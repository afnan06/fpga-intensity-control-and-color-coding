==> flow/design.v <==
`timescale 1ns / 1ps
module  PWM(input clk,input  [7:0] duty_cycle,output PWM_out );
  reg [7:0] pwm_counter=0;
always@(posedge clk)
begin
	if(pwm_counter >= 100)
		pwm_counter <= 0;
	else
		pwm_counter <= pwm_counter + 1;
end
assign PWM_out = pwm_counter < duty_cycle ? 1 : 0;
endmodule
`timescale 1ns / 1ps
module dsd_CEP(input clk,  
    input reset,
    input[8:0]sw1,
    output reg[8:0] led1,
    output reg [7:0] SSEG_CA,
    output reg [7:0] SSEG_AN,
    output reg R,
    output reg G,
    output reg B
    );
    wire [18:0] count_out;
    reg [7:0] duty_cycle;
    wire Pwm_out;
    reg [3:0] seg;
    reg [3:0] first;
    reg [3:0] second;
    reg [3:0] third;
    reg [3:0] fourth;
    reg [3:0] fifth;
    reg [7:0] number;
    reg sign;
  counter S1 (clk, reset, count_out);
  PWM P1(.clk(clk),.duty_cycle(duty_cycle) ,.PWM_out(Pwm_out));
    always@(posedge clk)
    begin
    case({count_out[18],count_out[17],count_out[16]})
    3'b000: begin
    SSEG_AN<=8'b11111110;
    seg<=fifth;
    end
    3'b001: begin
    SSEG_AN<=8'b11111101;
    seg<=fourth;
    end
    3'b010: begin
    SSEG_AN<=8'b11111011;
    seg<=third;
    end
    3'b011: begin
    SSEG_AN<=8'b11110111;
    seg<=second; 
    end
    3'b100: begin
    SSEG_AN<=8'b11101111;
    seg<=first; 
    end
    endcase 
    led1 <= sw1;
    fifth=4'b1011;
    fourth=4'b1010;
    if (sw1[8]==0)   first=4'b1110;
    else          first=4'b1111;
    case (seg)
        4'b0000: SSEG_CA <= 8'b11000000;
        4'b0001: SSEG_CA <= 8'b11111001;
        4'b0010: SSEG_CA <= 8'b10100100;
        4'b0011: SSEG_CA <= 8'b10110000;
        4'b0100: SSEG_CA <= 8'b10011001;
        4'b0101: SSEG_CA <= 8'b10010010;
        4'b0110: SSEG_CA <= 8'b10000010;
        4'b0111: SSEG_CA <= 8'b11011000;
        4'b1000: SSEG_CA <= 8'b10000000;
        4'b1001: SSEG_CA <= 8'b10011000;
        4'b1110: SSEG_CA <= 8'b11111111; 
        4'b1111: SSEG_CA <= 8'b10111111; 
        4'b1010: SSEG_CA <= 8'b11111101; 
        4'b1011: SSEG_CA <= 8'b11000110; 
       endcase
        case(sw1[7:0])
        8'b00000000: begin second=4'b0000;  third=4'b0000; end
        8'b00000001: begin second=4'b0000;  third=4'b0001; end
        8'b00000010: begin second=4'b0000;  third=4'b0010; end
        8'b00000011: begin second=4'b0000;  third=4'b0011; end
        8'b00000100: begin second=4'b0000;  third=4'b0100; end
        8'b00000101: begin second=4'b0000;  third=4'b0101; end
        8'b00000110: begin second=4'b0000;  third=4'b0110; end
        8'b00000111: begin second=4'b0000;  third=4'b0111; end
        8'b00001000: begin second=4'b0000;  third=4'b1000; end
        8'b00001001: begin second=4'b0000;  third=4'b1001; end
        8'b00001010: begin second=4'b0001;  third=4'b0000; end 
        8'b00001011: begin second=4'b0001;  third=4'b0001; end
        8'b00001100: begin second=4'b0001;  third=4'b0010; end
        8'b00001101: begin second=4'b0001;  third=4'b0011; end
        8'b00001110: begin second=4'b0001;  third=4'b0100; end
        8'b00001111: begin second=4'b0001;  third=4'b0101; end
        8'b00010000: begin second=4'b0001;  third=4'b0110; end
        8'b00010001: begin second=4'b0001;  third=4'b0111; end
        8'b00010010: begin second=4'b0001;  third=4'b1000; end
        8'b00010011: begin second=4'b0001;  third=4'b1001; end
        8'b00010100: begin second=4'b0010;  third=4'b0000; end 
        8'b00010101: begin second=4'b0010;  third=4'b0001; end
        8'b00010110: begin second=4'b0010;  third=4'b0010; end
        8'b00010111: begin second=4'b0010;  third=4'b0011; end
        8'b00011000: begin second=4'b0010;  third=4'b0100; end
        8'b00011001: begin second=4'b0010;  third=4'b0101; end
        8'b00011010: begin second=4'b0010;  third=4'b0110; end
        8'b00011011: begin second=4'b0010;  third=4'b0111; end
        8'b00011100: begin second=4'b0010;  third=4'b1000; end
        8'b00011101: begin second=4'b0010;  third=4'b1001; end
        8'b00011110: begin second=4'b0011;  third=4'b0000; end 
        8'b00011111: begin second=4'b0011;  third=4'b0001; end
        8'b00100000: begin second=4'b0011;  third=4'b0010; end
        8'b00100001: begin second=4'b0011;  third=4'b0011; end
        8'b00100010: begin second=4'b0011;  third=4'b0100; end
        8'b00100011: begin second=4'b0011;  third=4'b0101; end
        8'b00100100: begin second=4'b0011;  third=4'b0110; end
        8'b00100101: begin second=4'b0011;  third=4'b0111; end
        8'b00100110: begin second=4'b0011;  third=4'b1000; end
        8'b00100111: begin second=4'b0011;  third=4'b1001; end
        8'b00101000: begin second=4'b0100;  third=4'b0000; end 
        8'b00101001: begin second=4'b0100;  third=4'b0001; end
        8'b00101010: begin second=4'b0100;  third=4'b0010; end
        8'b00101011: begin second=4'b0100;  third=4'b0011; end
        8'b00101100: begin second=4'b0100;  third=4'b0100; end
        8'b00101101: begin second=4'b0100;  third=4'b0101; end
        8'b00101110: begin second=4'b0100;  third=4'b0110; end
        8'b00101111: begin second=4'b0100;  third=4'b0111; end
        8'b00110000: begin second=4'b0100;  third=4'b1000; end
        8'b00110001: begin second=4'b0100;  third=4'b1001; end
        8'b00110010: begin second=4'b0101;  third=4'b0000; end 
        8'b00110011: begin second=4'b0101;  third=4'b0001; end
        8'b00110100: begin second=4'b0101;  third=4'b0010; end
        8'b00110101: begin second=4'b0101;  third=4'b0011; end
        8'b00110110: begin second=4'b0101;  third=4'b0100; end
        8'b00110111: begin second=4'b0101;  third=4'b0101; end
        8'b00111000: begin second=4'b0101;  third=4'b0110; end
        8'b00111001: begin second=4'b0101;  third=4'b0111; end
        8'b00111010: begin second=4'b0101;  third=4'b1000; end
        8'b00111011: begin second=4'b0101;  third=4'b1001; end
        8'b00111100: begin second=4'b0110;  third=4'b0000; end 
        8'b00111101: begin second=4'b0110;  third=4'b0001; end
        8'b00111110: begin second=4'b0110;  third=4'b0010; end
        8'b00111111: begin second=4'b0110;  third=4'b0011; end
        8'b01000000: begin second=4'b0110;  third=4'b0100; end
        8'b01000001: begin second=4'b0110;  third=4'b0101; end
        8'b01000010: begin second=4'b0110;  third=4'b0110; end
        8'b01000011: begin second=4'b0110;  third=4'b0111; end
        8'b01000100: begin second=4'b0110;  third=4'b1000; end
        8'b01000101: begin second=4'b0110;  third=4'b1001; end
        8'b01000110: begin second=4'b0111;  third=4'b0000; end
        8'b01000111: begin second=4'b0111;  third=4'b0001; end
        8'b01001000: begin second=4'b0111;  third=4'b0010; end
        8'b01001001: begin second=4'b0111;  third=4'b0011; end
        8'b01001010: begin second=4'b0111;  third=4'b0100; end
        8'b01001011: begin second=4'b0111;  third=4'b0101; end
        8'b01001100: begin second=4'b0111;  third=4'b0110; end
        8'b01001101: begin second=4'b0111;  third=4'b0111; end
        8'b01001110: begin second=4'b0111;  third=4'b1000; end
        8'b01001111: begin second=4'b0111;  third=4'b1001; end
        8'b01010000: begin second=4'b1000;  third=4'b0000; end
        8'b01010001: begin second=4'b1000;  third=4'b0001; end
        8'b01010010: begin second=4'b1000;  third=4'b0010; end
        8'b01010011: begin second=4'b1000;  third=4'b0011; end
        8'b01010100: begin second=4'b1000;  third=4'b0100; end
        8'b01010101: begin second=4'b1000;  third=4'b0101; end
        8'b01010110: begin second=4'b1000;  third=4'b0110; end
        8'b01010111: begin second=4'b1000;  third=4'b0111; end
        8'b01011000: begin second=4'b1000;  third=4'b1000; end
        8'b01011001: begin second=4'b1000;  third=4'b1001; end
        8'b01011010: begin second=4'b1001;  third=4'b0000; end
        8'b01011011: begin second=4'b1001;  third=4'b0001; end
        8'b01011100: begin second=4'b1001;  third=4'b0010; end
        8'b01011101: begin second=4'b1001;  third=4'b0011; end
        8'b01011110: begin second=4'b1001;  third=4'b0100; end
        8'b01011111: begin second=4'b1001;  third=4'b0101; end
        8'b01100000: begin second=4'b1001;  third=4'b0110; end
        8'b01100001: begin second=4'b1001;  third=4'b0111; end
        8'b01100010: begin second=4'b1001;  third=4'b1000; end
        8'b01100011: begin second=4'b1001;  third=4'b1001; end
        default:begin second=4'b1111;  third=4'b1111; end
        endcase
  end 
    always@(posedge clk)
    begin
    number = sw1[7:0];
    sign=sw1[8];
    if (sign==1 )
    begin
        if (number>8'd0 & number <8'd20)
        begin
        duty_cycle<=number+2;
         G=0; R=0; B=Pwm_out;
        end
        else if (number>=8'd20 & number <8'd40)
        begin
        duty_cycle<=number-18;
         G=Pwm_out; B=Pwm_out; R=Pwm_out;
        end
    end
    else if (number>=8'd0 & number <8'd20)
    begin
    duty_cycle<=number+2;
    begin G<=Pwm_out; R=0; B<=Pwm_out;end
    end
    else if (number>=8'd20 & number <8'd40)
    begin
    duty_cycle<=number-18;
    begin G=Pwm_out; B=0; R=Pwm_out;end
    end
    else if (number>=8'd40 & number <8'd60)
    begin
    duty_cycle<=number-38;
    begin R=0; G=Pwm_out; B=0;end
    end
    else if (number>=8'd60 & number <8'd80 )
    begin
    duty_cycle<=number-58;
     R=Pwm_out; G=0; B=Pwm_out;
    end
    else if (number>=8'd80 )
    begin
    duty_cycle<=number-78;
     G=0; R=Pwm_out; B=0;
    end
  end
endmodule
module counter(input clk,input reset,output reg [18:0] count_out);
always@(posedge clk or posedge reset)
begin
if(reset)
count_out<=0;
else
count_out=count_out+1;
end
endmodule
# From RTL to reports: dsd_CEP
# Tool output for the design above, in the order of the flow.
# Lines are those of the file above, counted from 1.
# Library cell names are shortened.
# Not given: --
[inputs]
top_module = "dsd_CEP"
clock = "clk"
cell_library = "sky130hd"
pvt_corner = "tt_025C_1v80"

# Word-level counts
# Counts by Yosys on the flattened word-level netlist (proc, flatten, opt, wreduce; memories kept). Print and check cells are left out. Cells with the same type and inputs are merged into one.
# Memory sizes are those after Yosys's memory passes, which may raise the word count (mostly to a power of two), join words into wider ones and drop unused or constant bits.
[op_classes]
n_addsub = 7
multipliers = 0
div = 0
cmp = 12
equal = 18
n_shift = 0
mux = 33
bitwise = 5
reduce_and_logical = 6
[ops]
columns = ["cell", "count"]
rows = [
  ["case mux 8 bit (select 14 bit)", 1],
  ["two-way mux 8 bit", 8],
  ["case mux 8 bit (select 5 bit)", 1],
  ["equality test 4 bit (second input constant)", 6],
  ["two-way mux 1 bit", 22],
  ["case mux 4 bit (select 5 bit)", 1],
  ["adder 19 x 1 -> 19 bit (second input constant)", 1],
  ["equality test 4 x 3 -> 1 bit (second input constant)", 4],
  ["subtractor 8 x 6 -> 8 bit (second input constant)", 2],
  [">= comparator 8 x 6 -> 1 bit (second input constant)", 2],
  ["< comparator 8 x 6 -> 1 bit (second input constant)", 2],
  [">= comparator 8 x 7 -> 1 bit (second input constant)", 2],
  ["nonzero test 14 bit", 1],
  ["equality test 4 x 2 -> 1 bit (second input constant)", 2],
  ["adder 8 x 1 -> 8 bit (second input constant)", 1],
  [">= comparator 8 x 1 -> 1 bit (second input constant)", 1],
  ["greater-than comparator 8 x 1 -> 1 bit (second input constant)", 1],
  ["adder 8 x 2 -> 8 bit (second input constant)", 1],
  ["subtractor 8 x 5 -> 8 bit (second input constant)", 1],
  [">= comparator 8 x 5 -> 1 bit (second input constant)", 1],
  ["< comparator 8 x 5 -> 1 bit (second input constant)", 1],
  ["subtractor 8 x 7 -> 8 bit (second input constant)", 1],
  ["< comparator 8 x 7 -> 1 bit (second input constant)", 1],
  ["< comparator 8 bit", 1],
  ["equality test 3 x 2 -> 1 bit (second input constant)", 2],
  ["nonzero test 6 bit", 1],
  ["AND 1 bit", 5],
  ["nonzero test 5 bit", 1],
]
# Other operator kinds: 7; their cells: 7.
[bits]
ff_bits = 69
latch_bits = 0
mem_bits_rw = 0
romBits = 1024
clocked_rd_ports_x_width = 8
n_memories = 1
inputBits = 11
wordCells = 93
[memory_table]
columns = ["name", "words", "width", "read_ports", "wr", "line", "source"]
rows = [
  ["(name not given)", 128, 8, 1, 0, 82, "case(sw1[7:0])"],
]

# Depth
# Longest topological path by Yosys (ltp), each cell counted once; first at word level (registers and memories cut), then after technology mapping (sequential cells cut; the memories' decode and read muxes count).
[logic_depth]
depth_word = 8
ABC_AREA = 0
depth_mapped = 13

# Mapped cells and area
# The flow's flattened synthesis, as Yosys stat reports it; memories are mapped. The netlist is that of the ABC_AREA named above (0 if unset); the other value can give another one.
[by_type]
columns = ["cell_type", "count", "area_total_um2"]
rows = [
  ["edfxtp_1", 27, 810.778],
  ["dfxtp_1", 25, 500.48],
  ["dfrtp_1", 19, 475.456],
  ["ha_1", 25, 312.8],
  ["xnor2_1", 22, 192.685],
  ["nor2_1", 38, 142.637],
  ["nand2_1", 30, 112.608],
  ["a21oi_1", 20, 100.096],
  ["o21ai_0", 19, 95.091],
  ["inv_1", 23, 86.333],
  ["nand3_1", 14, 70.067],
  ["nand2b_1", 10, 62.56],
  ["xor2_1", 6, 52.55],
  ["mux2i_1", 5, 50.048],
  ["a211oi_1", 6, 45.043],
  ["a21o_1", 6, 45.043],
  ["mux4_2", 2, 45.043],
  ["nor2b_1", 7, 43.792],
]
# Not listed: further types 42, cells in them 101.
[mapped]
cells = 405
mapped_area_um2 = 3965.1
flip_flops = 71
buf_cells = 25
# By module: a second synthesis without flattening, with its own total; a netlist apart from the flattened one above.
[hier_totals]
hier_cells = 418
hier_area_um2 = 4052.6
# Rows give one instance, submodules left out.
[modules]
columns = ["module", "instances", "cells", "mod_area_um2", "seq_area_um2"]
rows = [
  ["dsd_CEP", 1, 293, 2742.6, 1151.1],
  ["counter", 1, 67, 828.3, 475.5],
  ["PWM", 1, 58, 481.7, 160.2],
]

# Timing after synthesis
# OpenSTA on the mapped netlist: ideal clock, no wires. The path of least setup slack (recovery checks aside). Input and output delay are each 20% of the period. Register names are those of the netlist, which keeps one name where synthesis merged equal registers.
[synth_timing]
kind = "input port to flip-flop"
from = "input sw1[3]"
to = "register duty_cycle[7]"
period_ns = 4.06
in_delay_ns = 0.812
setup_time_ns = 0.264
arrival_ns = 2.837
slack_ns = 0.959
path_delay_ns = 2.289
stages = 13
period_less_setup_slack_ns = 3.101
# "path_delay_ns" = arrival - input delay + setup time.
# "stages" counts driving pins, that of a launching flip-flop among them; a cell with two outputs on the path counts twice.
# "period_less_setup_slack_ns" = period - worst setup slack (recovery checks aside). The figure is calculated, with input and output delays left at 20% of the set period.
# The rows between start and end are the longest chain of elaborated cells between them; the timing report does not say that the signal goes this way. Where chains are equally long, one stands for them.
# A line is the first line of the expression or statement that the cell stems from. Yosys adds cells for indexed reads and writes and turns some case tables into memories.
# A register here has more assigning lines than the two given.
# Ways into the end's enable are left out, as the timed path ends at the data pin.
[synth_between]
cell_sequence = "buf_6 buf_2 nand4_1 nor2_1 a31oi_1 nor2_1 inv_1 ha_1 o21ai_0 a21oi_1 o21a_1 o21a_1 o41a_1"
elab_chain_cells = 7
cells_between = 28
classes_between = "add/sub (5); compare (10); mux (8); logic (5)"
[synth_lines]
columns = ["item", "line", "source"]
rows = [
  ["start, declared", 16, "input[8:0]sw1,"],
  ["subtractor 8 x 7 -> 8 bit", 225, "duty_cycle<=number-78;"],
  ["two-way mux 8 bit", 223, "else if (number>=8'd80 )"],
  ["two-way mux 8 bit", 218, "else if (number>=8'd60 & number <8'd80 )"],
  ["two-way mux 8 bit", 213, "else if (number>=8'd40 & number <8'd60)"],
  ["two-way mux 8 bit", 208, "else if (number>=8'd20 & number <8'd40)"],
  ["two-way mux 8 bit", 203, "else if (number>=8'd0 & number <8'd20)"],
  ["two-way mux 8 bit", 190, "if (sign==1 )"],
  ["end, assigned", 194, "duty_cycle<=number+2;"],
  ["end, assigned", 199, "duty_cycle<=number-18;"],
  ["end, declared", 25, "reg [7:0] duty_cycle;"],
]

# Path in the finished layout
# From the final timing report of job 1: the path of least setup slack in the routed layout; clock arrival at registers is part of the times.
[layout_timing]
kind = "input port to flip-flop"
from = "input sw1[3]"
to = "register duty_cycle[7]"
period_ns = 1.78
in_delay_ns = 0.36
setup_time_ns = 0.25
arrival_ns = 2.20
slack_ns = -0.33
stages = 11
# The rows between start and end are the longest chain of elaborated cells between them; the timing report does not say that the signal goes this way. Where chains are equally long, one stands for them.
# A register here has more assigning lines than the two given.
# Ways into the end's enable are left out, as the timed path ends at the data pin.
[layout_between]
cell_sequence = "buf_8 buf_6 nand2_1 nor2_2 nor3_4 buf_4 or2_2 ha_1 o21a_1 o21a_1 o41a_1"
elab_chain_cells = 7
cells_between = 28
classes_between = "add/sub (5); compare (10); mux (8); logic (5)"
[layout_lines]
columns = ["item", "line", "source"]
rows = [
  ["start, declared", 16, "input[8:0]sw1,"],
  ["subtractor 8 x 7 -> 8 bit", 225, "duty_cycle<=number-78;"],
  ["two-way mux 8 bit", 223, "else if (number>=8'd80 )"],
  ["two-way mux 8 bit", 218, "else if (number>=8'd60 & number <8'd80 )"],
  ["two-way mux 8 bit", 213, "else if (number>=8'd40 & number <8'd60)"],
  ["two-way mux 8 bit", 208, "else if (number>=8'd20 & number <8'd40)"],
  ["two-way mux 8 bit", 203, "else if (number>=8'd0 & number <8'd20)"],
  ["two-way mux 8 bit", 190, "if (sign==1 )"],
  ["end, assigned", 194, "duty_cycle<=number+2;"],
  ["end, assigned", 199, "duty_cycle<=number-18;"],
  ["end, declared", 25, "reg [7:0] duty_cycle;"],
]

# Measured results for dsd_CEP: 2 stored runs of the Yosys and OpenROAD flow on sky130hd. The settings differ; the order carries no meaning. The constraints put input and output delay at 20% of the set period each and load the outputs with 0.01 pF.
# "achievedPeriod_ns" = clock period - worst setup slack. The figure is calculated, with input and output delays left at 20% of the set period.
# "totalPower_mw": no workload was simulated; the value follows from the tool's default switching activity.

[[run]]
name = "job 1"
[run.settings]
period_ns = 1.78
CORE_UTILIZATION = 28
SETUP_SLACK_MARGIN = 0.27
PLACE_DENSITY_LB_ADDON = 0.07
CORE_MARGIN = 9
GPL_ROUTABILITY_DRIVEN = 0
CTS_CLUSTER_SIZE = 36
MIN_ROUTING_LAYER = "met1"
CAP_MARGIN = 20
SLEW_MARGIN = 20
[run.results]
setup_ws_ns = -0.335
die_footprint_um2 = 18769.0
totalPower_mw = 4.341
finalUtil_frac = 0.425
achievedPeriod_ns = 2.115
total_negative_slack_ns = -1.266
synth_area_um2 = 3965.1

[[run]]
name = "job 2"
[run.settings]
period_ns = 1.77
CORE_UTILIZATION = 30
PLACE_DENSITY = 0.65
CORE_ASPECT_RATIO = 1.44
CORE_MARGIN = 9
GPL_TIMING_DRIVEN = 0
GPL_ROUTABILITY_DRIVEN = 0
CTS_CLUSTER_DIAMETER = 373
CAP_MARGIN = 20
SLEW_MARGIN = 20
[run.results]
totalPower_mw = 4.450
total_negative_slack_ns = -2.983
achievedPeriod_ns = 2.430
setup_ws_ns = -0.660
finalUtil_frac = 0.423
die_footprint_um2 = 17748.5
synth_area_um2 = 3965.1
